==> flow/design.v <==
module baud_rate_generator #(
    parameter N = 9,     
    parameter M = 326    
)(
    input  wire        clk_50MHz,    
    input  wire        reset,        
    input  wire        phase_reset,  
    output wire        tick          
);
    reg [N-1:0] counter;
    always @(posedge clk_50MHz) begin
        if (reset || phase_reset) begin
            counter <= 0;
        end else if (counter == M-1) begin
            counter <= 0;
        end else begin
            counter <= counter + 1;
        end
    end
    assign tick = (counter == M-1);
endmodule
`timescale 1ns/1ps
module uart_receiver #(
    parameter DATA_BITS     = 8,
    parameter STOP_BIT_TICK = 16      
)(
    input  wire                 clk_50MHz,
    input  wire                 reset,         
    input  wire                 rx,            
    input  wire                 sample_tick,   
    output reg                  data_ready,    
    output wire [DATA_BITS-1:0] data_out,      
    output reg                  phase_reset    
);
  reg rx_sync0, rx_sync1, rx_prev;
  always @(posedge clk_50MHz) begin
    if (reset) begin
      rx_sync0 <= 1'b1;
      rx_sync1 <= 1'b1;
      rx_prev  <= 1'b1;
    end else begin
      rx_sync0 <= rx;
      rx_sync1 <= rx_sync0;
      rx_prev  <= rx_sync1;
    end
  end
  localparam [1:0]
    IDLE  = 2'b00,
    START = 2'b01,
    DATA  = 2'b10,
    STOP  = 2'b11;
  reg [1:0]                state, next_state;
  reg [3:0]                tick_cnt, next_tick;
  reg [3:0]                bit_cnt,  next_bit;
  reg [DATA_BITS-1:0]      data_reg, next_data;
  always @(posedge clk_50MHz) begin
    if (reset) begin
      state       <= IDLE;
      tick_cnt    <= 0;
      bit_cnt     <= 0;
      data_reg    <= {DATA_BITS{1'b0}};
      phase_reset <= 1'b0;
    end else begin
      phase_reset <= 1'b0;
      if (state == IDLE && rx_prev && !rx_sync1) begin
        state       <= START;
        tick_cnt    <= 0;
        phase_reset <= 1'b1;     
      end else begin
        state    <= next_state;
        tick_cnt <= next_tick;
      end
      bit_cnt  <= next_bit;
      data_reg <= next_data;
    end
  end
  always @* begin
    next_state = state;
    next_tick  = tick_cnt;
    next_bit   = bit_cnt;
    next_data  = data_reg;
    data_ready = 1'b0;
    case (state)
      IDLE: begin
      end
      START: begin
        if (sample_tick) begin
          if (tick_cnt == (STOP_BIT_TICK/2 - 1)) begin
            if (!rx_sync1) begin
              next_state = DATA;
              next_tick  = 0;
              next_bit   = 0;
              next_data  = {DATA_BITS{1'b0}};
            end else begin
              next_state = IDLE;  
            end
          end else begin
            next_tick = tick_cnt + 1;
          end
        end
      end
      DATA: begin
        if (sample_tick) begin
          if (tick_cnt == (STOP_BIT_TICK/2 - 1)) begin
            next_data = { rx_sync1, data_reg[DATA_BITS-1:1] };
          end
          if (tick_cnt == STOP_BIT_TICK-1) begin
            next_tick = 0;
            if (bit_cnt == DATA_BITS-1)
              next_state = STOP;
            else
              next_bit = bit_cnt + 1;
          end else begin
            next_tick = tick_cnt + 1;
          end
        end
      end
      STOP: begin
        if (sample_tick) begin
          if (tick_cnt == STOP_BIT_TICK-1) begin
            data_ready = 1'b1;
            next_state = IDLE;
            next_tick  = 0;
          end else begin
            next_tick = tick_cnt + 1;
          end
        end
      end
    endcase
  end
  assign data_out = data_reg;
endmodule
`timescale 1ns/1ps
module uart_top #(
    parameter DATA_BITS     = 8,
    parameter STOP_BIT_TICK = 16,    
    parameter BR_LIMIT      = 326,   
    parameter BR_BITS       = 9      
)(
    input  wire                  clk_50MHz,
    input  wire                  reset,     
    input  wire                  rx,        
    output wire                  tx,        
    output wire                  rs,
    output wire                  rw,
    output wire                  enable,
    output wire [DATA_BITS-1:0]  data_lcd
);
    wire                    tick;
    wire                    phase_reset;
    wire                    rx_done_tick;
    wire [DATA_BITS-1:0]    rx_data_out;
    wire                    tx_busy, tx_done_tick;
    reg  [DATA_BITS-1:0]    pending_buffer;
    reg                     pending_flag;
    reg  [DATA_BITS-1:0]    tx_buffer;
    reg                     tx_start_d;
    baud_rate_generator #(
        .N(BR_BITS),
        .M(BR_LIMIT)
    ) BAUD_GEN (
        .clk_50MHz   (clk_50MHz),
        .reset       (~reset),
        .phase_reset (phase_reset),
        .tick        (tick)
    );
    uart_receiver #(
        .DATA_BITS     (DATA_BITS),
        .STOP_BIT_TICK (STOP_BIT_TICK)
    ) UART_RX (
        .clk_50MHz    (clk_50MHz),
        .reset        (~reset),
        .rx           (rx),
        .sample_tick  (tick),
        .data_ready   (rx_done_tick),
        .data_out     (rx_data_out),
        .phase_reset  (phase_reset)
    );
    always @(posedge clk_50MHz or negedge reset) begin
        if (!reset) begin
            pending_flag  <= 1'b0;
            pending_buffer<= {DATA_BITS{1'b0}};
            tx_buffer     <= {DATA_BITS{1'b0}};
            tx_start_d    <= 1'b0;
        end else begin
            tx_start_d <= 1'b0;
            if (rx_done_tick) begin
                if (!tx_busy) begin
                    tx_buffer  <= rx_data_out;
                    tx_start_d <= 1'b1;
                end else begin
                    pending_buffer <= rx_data_out;
                    pending_flag   <= 1'b1;
                end
            end
            else if (tx_done_tick && pending_flag) begin
                tx_buffer    <= pending_buffer;
                tx_start_d   <= 1'b1;
                pending_flag <= 1'b0;
            end
        end
    end
    uart_transmitter #(
        .DATA_BITS     (DATA_BITS),
        .STOP_BIT_TICK (STOP_BIT_TICK)
    ) UART_TX (
        .clk_50MHz    (clk_50MHz),
        .reset        (~reset),
        .sample_tick  (tick),
        .tx_start     (tx_start_d),
        .data_in      (tx_buffer),
        .tx           (tx),
        .tx_busy      (tx_busy),
        .tx_done_tick (tx_done_tick)
    );
    assign rs       = 1'b0;
    assign rw       = 1'b0;
    assign enable   = 1'b0;
    assign data_lcd = {DATA_BITS{1'b0}};
endmodule
module uart_transmitter
  #(
    parameter DATA_BITS     = 8,
    parameter STOP_BIT_TICK = 16     
  )
  (
    input  wire                   clk_50MHz,
    input  wire                   reset,        
    input  wire                   sample_tick,  
    input  wire                   tx_start,     
    input  wire [DATA_BITS-1:0]   data_in,      
    output wire                   tx,           
    output wire                   tx_busy,
    output wire                   tx_done_tick
  );
  localparam [1:0]
    S_IDLE  = 2'b00,
    S_START = 2'b01,
    S_DATA  = 2'b10,
    S_STOP  = 2'b11;
  reg [1:0]                state,       next_state;
  reg [3:0]                tick_cnt,    next_tick;
  reg [3:0]                bit_cnt,     next_bit;
  reg [DATA_BITS-1:0]      shreg,       next_shreg;
  reg                      tx_r,        next_tx;
  reg                      busy_r,      next_busy;
  reg                      done_r,      next_done;
  assign tx          = tx_r;
  assign tx_busy     = busy_r;
  assign tx_done_tick= done_r;
  always @(posedge clk_50MHz or posedge reset) begin
    if (reset) begin
      state    <= S_IDLE;
      tick_cnt <= 0;
      bit_cnt  <= 0;
      shreg    <= {DATA_BITS{1'b1}};   
      tx_r     <= 1'b1;
      busy_r   <= 1'b0;
      done_r   <= 1'b0;
    end else begin
      state    <= next_state;
      tick_cnt <= next_tick;
      bit_cnt  <= next_bit;
      shreg    <= next_shreg;
      tx_r     <= next_tx;
      busy_r   <= next_busy;
      done_r   <= next_done;
    end
  end
  always @* begin
    next_state = state;
    next_tick  = tick_cnt;
    next_bit   = bit_cnt;
    next_shreg = shreg;
    next_tx    = tx_r;
    next_busy  = busy_r;
    next_done  = 1'b0;               
    case (state)
      S_IDLE: begin
        next_tx   = 1'b1;
        next_busy = 1'b0;
        if (tx_start) begin
          next_state  = S_START;
          next_shreg  = data_in;      
          next_tick   = 0;
          next_busy   = 1'b1;
        end
      end
      S_START: begin
        next_tx   = 1'b0;             
        next_busy = 1'b1;
        if (sample_tick) begin
          if (tick_cnt == STOP_BIT_TICK-1) begin
            next_state = S_DATA;
            next_tick  = 0;
            next_bit   = 0;
          end else
            next_tick = tick_cnt + 1;
        end
      end
      S_DATA: begin
        next_tx   = shreg[0];         
        next_busy = 1'b1;
        if (sample_tick) begin
          if (tick_cnt == STOP_BIT_TICK-1) begin
            next_tick   = 0;
            next_shreg  = {1'b1, shreg[DATA_BITS-1:1]};  
            if (bit_cnt == DATA_BITS-1)
              next_state = S_STOP;
            else
              next_bit = bit_cnt + 1;
          end else
            next_tick = tick_cnt + 1;
        end
      end
      S_STOP: begin
        next_tx   = 1'b1;             
        next_busy = 1'b1;
        if (sample_tick) begin
          if (tick_cnt == STOP_BIT_TICK-1) begin
            next_state = S_IDLE;
            next_tick  = 0;
            next_done  = 1'b1;       
          end else
            next_tick = tick_cnt + 1;
        end
      end
    endcase
  end
endmodule
# ---- From RTL to reports: uart_top
# What the tools print for uart_top, step after step.
# Lines are those of the file above, counted from 1.
# Library cell names are shortened.
# The mark -- stands for no value.
dict set report setup {
  design {uart_top}
  clock_port {clk_50MHz}
  lib {sky130hd}
  lib_corner {tt_025C_1v80}
}

# ---- After elaboration
# Source: Yosys, flattened and elaborated, memories not mapped. Widths are those after wreduce. Registers that Yosys merges into a memory's read port (data or address) are not register bits. Print and check cells do not count. Equal cells are merged and count once.
dict set report word_totals {
  register_bits 70
  word_cells 170
}
dict set report classes {
  n_addsub 5
  logic 5
  n_eq 41
  n_mux 70
  reduce_and_logical 28
}
# op count
set ops {}
lappend ops {{two-way mux 8 bit} 11}
lappend ops {{two-way mux 4 bit} 18}
lappend ops {{two-way mux 2 bit} 16}
lappend ops {{case mux 8 bit (select 2 bit)} 2}
lappend ops {{case mux 4 bit (select 2 bit)} 4}
lappend ops {{!= test 2 x 1 -> 1 bit (second input constant)} 11}
lappend ops {{!= test 2 bit (second input constant)} 10}
lappend ops {{adder 4 x 1 -> 4 bit (second input constant)} 4}
lappend ops {{AND reduction 8 bit} 2}
lappend ops {{case mux 2 bit (select 4 bit)} 2}
lappend ops {{two-way mux 1 bit} 13}
lappend ops {{OR reduction 2 bit} 6}
lappend ops {{!= test 3 x 1 -> 1 bit (second input constant)} 4}
lappend ops {{== test 4 x 3 -> 1 bit (second input constant)} 3}
lappend ops {{AND reduction 6 bit} 2}
lappend ops {{!= test 3 x 2 -> 1 bit (second input constant)} 3}
lappend ops {{OR reduction 3 bit} 3}
lappend ops {{adder 9 x 1 -> 9 bit (second input constant)} 1}
lappend ops {{== test 9 bit (second input constant)} 1}
lappend ops {{== test 2 bit (second input constant)} 4}
lappend ops {{AND reduction 2 bit} 4}
lappend ops {{== test 4 bit (second input constant)} 2}
lappend ops {{AND reduction 4 bit} 2}
lappend ops {{AND reduction 7 bit} 1}
lappend ops {{case mux 1 bit (select 2 bit)} 3}
lappend ops {{inverter 1 bit} 5}
lappend ops {{== test 2 x 1 -> 1 bit (second input constant)} 2}
lappend ops {{logical NOT 2 bit} 2}
# Not listed: further kinds 6, cells in them 8.

# ---- Logic depth
# Yosys ltp: most cells in a row. Word level: on the elaborated netlist, between registers, memories and ports. Mapped: between sequential cells and ports; inverters and the memories' decode and read muxes count.
dict set report logic_depth {
  word_depth 6
  ABC_AREA 1
  ltp_mapped 12
  depth_no_buf 12
}

# ---- Synthesis result
# The flow's flattened synthesis, as Yosys stat reports it; memories are mapped. The netlist is that of the ABC_AREA named above (0 if unset); the other value can give another one.
dict set report mapped {
  flip_flops 74
  area_um2 3671.0
  buffers 22
  cell_count 463
}
# cell_type count
set by_type {}
lappend by_type {dfrtp_1 31}
lappend by_type {dfxtp_1 33}
lappend by_type {nand2_1 118}
lappend by_type {dfstp_2 10}
lappend by_type {nor2_1 51}
lappend by_type {inv_1 45}
lappend by_type {nand3_1 32}
lappend by_type {o21ai_0 31}
lappend by_type {buf_4 11}
lappend by_type {ha_1 6}
lappend by_type {o21ai_2 8}
lappend by_type {nand4_1 10}
lappend by_type {o31ai_1 7}
lappend by_type {nand3_2 5}
lappend by_type {a21oi_1 9}
lappend by_type {nand2_4 4}
lappend by_type {nor3b_1 5}
lappend by_type {buf_6 3}
# Other cell types: 22; their cells: 44.

# ---- Path before layout
# Path of least setup slack by OpenSTA after synthesis, without wires, with an ideal clock, recovery checks aside; 20% of the period is set as input and as output delay. Where synthesis merged equal registers, the netlist keeps one of their names.
dict set report synth_timing {
  path_type {flip-flop to flip-flop}
  from {register UART_RX.tick_cnt[0]}
  to {register UART_RX.bit_cnt[3]}
  clock_period_ns 3.13
  required_time_ns 3.066
  delay_ns 1.528
  setup_slack_ns 1.602
  path_buffers 0
  arrival_ns 1.464
  driving_pins 10
  setup_time_ns 0.064
  period_less_setup_slack_ns 1.528
}
# "delay_ns" = arrival - input delay + setup time.
# "driving_pins" counts driving pins, that of a launching flip-flop among them; a cell with two outputs on the path counts twice.
# "period_less_setup_slack_ns" = period - worst setup slack (recovery checks aside). The figure is calculated, with input and output delays left at 20% of the set period.
# The rows between start and end are the longest chain of elaborated cells between them; the timing report does not say that the signal goes this way. Where chains are equally long, one stands for them.
# A line is the first line of the expression or statement that the cell stems from. Yosys adds cells for indexed reads and writes and turns some case tables into memories.
# A register here has more assigning lines than the two given.
dict set report synth_between {
  cell_sequence {dfxtp_1 > ha_1 > nand3_1 > inv_1 > o21ai_1 > a21oi_1 > nand3_2 > nand2_1 > inv_1 > nor2_1}
  elab_chain_len 4
}
# item line
set synth_rtl {}
lappend synth_rtl {{from (decl)} 53} ;# reg [3:0]                tick_cnt, next_tick;
lappend synth_rtl {{from (assign)} 59} ;# tick_cnt    <= 0;
lappend synth_rtl {{from (assign)} 71} ;# tick_cnt <= next_tick;
lappend synth_rtl {{== test 4 bit} 107} ;# if (tick_cnt == STOP_BIT_TICK-1) begin
lappend synth_rtl {{two-way mux 4 bit} 107}
lappend synth_rtl {{two-way mux 4 bit} 103} ;# if (sample_tick) begin
lappend synth_rtl {{case mux 4 bit (select 2 bit)} 83} ;# case (state)
lappend synth_rtl {{to (assign)} 60} ;# bit_cnt     <= 0;
lappend synth_rtl {{to (assign)} 73} ;# bit_cnt  <= next_bit;
lappend synth_rtl {{to (decl)} 54} ;# reg [3:0]                bit_cnt,  next_bit;

# ---- Worst path after layout
# From the final timing report of job 1: the path of least setup slack in the routed layout; clock arrival at registers is part of the times.
dict set report layout_timing {
  path_type {flip-flop to output port}
  from {register UART_TX.tx_r}
  to {output tx}
  arrival_ns 1.36
  output_delay_ns 0.79
  path_buffers 1
  required_time_ns 3.15
  driving_pins 2
  setup_slack_ns 1.80
  clock_period_ns 3.94
}
dict set report layout_between {
  cell_sequence {dfstp_2 > clkdlybuf4s50_1}
  elab_chain_len 0
}
# item line
set layout_rtl {}
lappend layout_rtl {{from (decl)} 245} ;# reg                      tx_r,        next_tx;
lappend layout_rtl {{from (assign)} 257} ;# tx_r     <= 1'b1;
lappend layout_rtl {{from (assign)} 265} ;# tx_r     <= next_tx;
lappend layout_rtl {{to (decl)} 143} ;# output wire                  tx,

## Implementation results

Flow measurements of uart_top on sky130hd: 2 stored runs with different settings, listed in no order. Input and output delays are each 20% of the period that was set; the output load is 0.01 pF.
By "period_reached_ns" is meant the clock period of the run minus its worst setup slack. This is arithmetic on one report: input and output delays are still those of the set period (20% each).
"fin_power_w": no workload was simulated; the value follows from the tool's default switching activity.

[flow] job 1: files
==> flow/run.sh <==
#!/bin/bash
# the make line also repeats the synthesis and layout settings of config.mk as NAME=value (left out here)
make -C /OpenROAD-flow-scripts/flow DESIGN_CONFIG=/design/flow/config.mk WORK_HOME=/design/flow/orfs CLKGATE_MAP_FILE= finish
==> flow/config.mk <==
export PLATFORM = sky130hd
export DESIGN_NAME = uart_top
export DESIGN_NICKNAME = uart_top
export VERILOG_FILES = /design/flow/design.v
export SDC_FILE = /design/flow/constraint.sdc
export NUM_CORES = 4
export LEC_CHECK = 0
export ABC_AREA = 1
export CAP_MARGIN = 35
export CELL_PAD_IN_SITES_GLOBAL_PLACEMENT = 0
export CORE_MARGIN = 6
export CORE_UTILIZATION = 22
export CTS_CLUSTER_DIAMETER = 391
export CTS_CLUSTER_SIZE = 66
export GPL_TIMING_DRIVEN = 1
export PLACE_DENSITY_LB_ADDON = 0.26
export SETUP_SLACK_MARGIN = 0.68
export SLEW_MARGIN = 30
==> flow/constraint.sdc <==
create_clock -name core_clock -period 3.94 [get_ports {clk_50MHz}]
set_input_delay 0.7880 -clock core_clock [delete_from_list [all_inputs] [get_ports {clk_50MHz}]]
set_output_delay 0.7880 -clock core_clock [all_outputs]
set_load 0.01 [all_outputs]

[flow] job 1: metrics
[metrics] synthArea_um2 = 3671.0
[metrics] final_util_frac = 0.26
[metrics] final_die_area_um2 = 19930.4
[metrics] period_reached_ns = 2.145
[metrics] final_setup_ws_ns = 1.795
[metrics] fin_power_w = 0.001721
[metrics] finish.stdcell_area_um2 = 4176.5

[flow] job 2: files
==> flow/run.sh <==
#!/bin/bash
# the make line also repeats the synthesis and layout settings of config.mk as NAME=value (left out here)
make -C /OpenROAD-flow-scripts/flow DESIGN_CONFIG=/design/flow/config.mk WORK_HOME=/design/flow/orfs CLKGATE_MAP_FILE= finish
==> flow/config.mk <==
export PLATFORM = sky130hd
export DESIGN_NAME = uart_top
export DESIGN_NICKNAME = uart_top
export VERILOG_FILES = /design/flow/design.v
export SDC_FILE = /design/flow/constraint.sdc
export NUM_CORES = 4
export LEC_CHECK = 0
export CAP_MARGIN = 20
export CORE_MARGIN = 2
export CORE_UTILIZATION = 30
export CTS_CLUSTER_SIZE = 73
export GPL_ROUTABILITY_DRIVEN = 1
export PLACE_DENSITY = 0.62
export SETUP_SLACK_MARGIN = 0.37
export SLEW_MARGIN = 35
==> flow/constraint.sdc <==
create_clock -name core_clock -period 2.4 [get_ports {clk_50MHz}]
set_input_delay 0.4800 -clock core_clock [delete_from_list [all_inputs] [get_ports {clk_50MHz}]]
set_output_delay 0.4800 -clock core_clock [all_outputs]
set_load 0.01 [all_outputs]

[flow] job 2: metrics
[metrics] fin_power_w = 0.002611
[metrics] period_reached_ns = 2.106
[metrics] final_die_area_um2 = 12285.5
[metrics] final_util_frac = 0.371
[metrics] final_setup_ws_ns = 0.294
[metrics] synthArea_um2 = 3424.5
[metrics] finish.stdcell_area_um2 = 4180.3
